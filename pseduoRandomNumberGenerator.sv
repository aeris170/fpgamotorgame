==> flow/design.v <==
module LSFR(output logic [15:0]Q, input logic clk, input logic reset);
    always_ff @(posedge clk) begin
        if(reset)
            Q <= 16'b1111111111111111;
        else
            Q <= {Q[14], Q[13], Q[12], Q[11], Q[10], Q[9], Q[8], Q[7], Q[6], Q[5], Q[4], Q[3], Q[2], Q[1], Q[0], (Q[15] ^ Q[14] ^ Q[12] ^ Q[3])};
    end
endmodule
module pseudoRandomNumberGenerator(output logic [3:0] movement, input logic clk, reset);
    logic [15:0] Q;
    LSFR random1(Q, clk, reset);
    assign movement = Q[15:12];
endmodule
**Reports on pseudoRandomNumberGenerator**

Tool output for the design above, in the order of the flow.
Lines are those of the file above, counted from 1.
Library cell names are shortened.
The mark n/a stands for no value.

- Design top: pseudoRandomNumberGenerator
- Clock: clk
- Library: sky130hd
- Corner: tt_025C_1v80

**Word-level counts**

Yosys after proc, flatten, opt, wreduce and memory -nomap, before mapping. Enables and synchronous resets that opt folds into registers are not counted as muxes. Memory bits, and registers merged into a memory's read port (data or address), are not among the register bits. Print and check cells are not counted. Equal cells are merged and count once.

- Register bits after elaboration: 16
- Input port bits: 2
- Output and inout bits: 4
- Elaborated cells: 4

- Bitwise logic cells: 3

Operators by type and width:

| cell | count |
|---|---|
| bitwise XOR 1 bit | 3 |

**Longest topological paths**

Yosys ltp: most cells in a row. Word level: on the elaborated netlist, between registers, memories and ports. Mapped: between sequential cells and ports; inverters and the memories' decode and read muxes count.

- Depth after elaboration: 3
- ABC_AREA: 0
- Mapped depth: 3
- Depth with buffers taken out: 3

**Netlist**

Source: synth_stat.txt of the flow (Yosys; design flattened, memories mapped). It holds for the ABC_AREA given above (unset counts as 0); a run with the other value may have another netlist.

Cells by type:

| cell | count | area in all (um^2) |
|---|---|---|
| dfxtp_1 | 16 | 320.307 |
| or2_2 | 8 | 50.048 |
| or2_1 | 7 | 43.792 |
| buf_4 | 4 | 30.029 |
| xor2_1 | 2 | 17.517 |
| buf_6 | 1 | 11.261 |
| xnor2_1 | 1 | 8.758 |
| nand2b_1 | 1 | 6.256 |

- Mapped area: 488.0 um^2
- Standard cells after synthesis: 40
- Flip-flops: 16

The figures by module come from a second, unflattened synthesis with its own total; it is not the netlist above.

- Cell total of the unflattened synthesis: 36
- Area total of the unflattened synthesis: 457.9 um^2

Each row is one instance without its submodules.

Modules:

| module | times used | area (um^2) | seq. area (um^2) | cells |
|---|---|---|---|---|
| LSFR | 1 | 457.9 | 320.3 | 36 |
| pseudoRandomNumberGenerator | 1 | 0.0 | 0.0 | 0 |

**Worst setup path after synthesis**

OpenSTA on the mapped netlist: ideal clock, no wires. The path of least setup slack (recovery checks aside). Input and output delay are each 20% of the period. Register names are those of the netlist, which keeps one name where synthesis merged equal registers.

- Path type: flip-flop to flip-flop
- From: register random1.Q[12]
- To: register random1.Q[0]
- Stages on the path: 4
- Path buffers: 0
- Setup slack: 0.037 ns
- Path delay: 0.796 ns
- Data arrival time: 0.679 ns
- Setup time: 0.117 ns
- Period: 0.833 ns
- Data required time: 0.716 ns
- Synthesis period reached: 0.796 ns

"path delay" is the arrival time less input delay plus setup time.
"stages on the path" counts driving pins, that of a launching flip-flop among them; a cell with two outputs on the path counts twice.
"synthesis period reached" = period - worst setup slack (recovery checks aside). The figure is calculated, with input and output delays left at 20% of the set period.
Between the ends stands the longest chain of elaborated cells between them, by number of cells; it is not shown to be the way that was timed. Of several equally long chains one is given.
Each line given opens the expression or statement behind the cell; cells for indexed reads and writes are added by Yosys, which also makes memories of some case tables.

- Cells stage by stage: dfxtp_1 xor2_1 xnor2_1 nand2b_1
- Cells in the longest elaborated chain: 2
- Elaborated cells between the ends (all ways): 2
- Classes of those cells: logic: 2

RTL lines, path post-synthesis:

| what | RTL line | source |
|---|---|---|
| start: declaration | 1 | `module LSFR(output logic [15:0]Q, input logic clk, input logic reset);` |
| start: assignment | 4 | `Q <= 16'b1111111111111111;` |
| start: assignment | 6 | `Q <= {Q[14], Q[13], Q[12], Q[11], Q[10], Q[9], Q[8], Q[7], Q[6], Q[5], Q[4], Q[3], Q[2], Q[1], Q[0], (Q[15] ^ ...` |
| bitwise XOR 1 bit x2 | 6 |  |
| end: assignment | 4 |  |
| end: assignment | 6 |  |
| end: declaration | 1 |  |

**Worst path after layout**

From the final timing report of flow run 1: the path of least setup slack in the routed layout; clock arrival at registers is part of the times.

- Path type: flip-flop to output port
- From: register random1.Q[14]
- To: output movement[2]
- Data required time: 0.49 ns
- Setup slack: -0.33 ns
- Path buffers: 2
- Output delay: 0.12 ns
- Period: 0.617 ns
- Data arrival time: 0.83 ns
- Stages on the path: 3

- Cells stage by stage: dfxtp_2 buf_6 buf_6
- Cells in the longest elaborated chain: 0
- Elaborated cells between the ends (all ways): 0

RTL lines, path post-layout:

| what | RTL line | source |
|---|---|---|
| start: declaration | 1 | `module LSFR(output logic [15:0]Q, input logic clk, input logic reset);` |
| start: assignment | 4 | `Q <= 16'b1111111111111111;` |
| start: assignment | 6 | `Q <= {Q[14], Q[13], Q[12], Q[11], Q[10], Q[9], Q[8], Q[7], Q[6], Q[5], Q[4], Q[3], Q[2], Q[1], Q[0], (Q[15] ^ ...` |
| end: declaration | 9 | `module pseudoRandomNumberGenerator(output logic [3:0] movement, input logic clk, reset);` |

Data sheet: physical implementation of pseudoRandomNumberGenerator

Measured results for pseudoRandomNumberGenerator: 2 stored runs of the Yosys and OpenROAD flow on sky130hd. The settings differ; the order carries no meaning. The constraints put input and output delay at 20% of the set period each and load the outputs with 0.01 pF.
"clock period achieved": clock period set for the run, less the worst setup slack. It is reckoned from that one timing run; input and output delays stay at 20% of the period that was set.
"allowed time less slack (worst setup path)" = time allowed to the worst setup path (clock period - input delay - output delay, where it has them) - its slack; a late launch clock adds to it, a late capture clock takes from it.
"total design power": no workload was simulated; the value follows from the tool's default switching activity.
A setting shown as -- is not set for that run.

| item | flow run 1 | flow run 2 |
|---|---|---|
| period_ns | 0.617 | 1.31 |
| CORE_UTILIZATION | 27 | 26 |
| PLACE_DENSITY_LB_ADDON | 0.28 | 0.1 |
| CORE_ASPECT_RATIO | 1.22 | -- |
| CORE_MARGIN | 10 | 2 |
| CELL_PAD_IN_SITES_GLOBAL_PLACEMENT | 2 | -- |
| CELL_PAD_IN_SITES_DETAIL_PLACEMENT | 1 | -- |
| GPL_TIMING_DRIVEN | 0 | 1 |
| CTS_CLUSTER_SIZE | 29 | 76 |
| SLEW_MARGIN | 10 | 20 |
| MIN_ROUTING_LAYER | met2 | -- |
| CAP_MARGIN | 20 | 35 |
| SETUP_SLACK_MARGIN | -- | 0.36 |
| TNS_END_PERCENT | -- | 30 |
| MAX_ROUTING_LAYER | -- | met5 |
| Yosys chip area after synthesis (um^2) | 488.0 | 488.0 |
| die size (um^2) | 3,916.2 | 2,239.2 |
| area of the standard cells in the finished layout (um^2) | 704.4 | 598.1 |
| utilization of the finished layout | 0.424 | 0.343 |
| setup slack of the critical path (ns) | -0.332 | 0.335 |
| summed negative setup slack (ns) | -2.153 | 0.000 |
| worst hold slack in the final report (ns) | 0.278 | 0.408 |
| total design power (mW) | 1.761 | 0.7471 |
| clock period achieved (ns) | 0.949 | 0.975 |
| allowed time less slack (worst setup path) (ns) | 0.83 | 0.71 |
| class of the worst setup path | flip-flop to output port | flip-flop to output port |
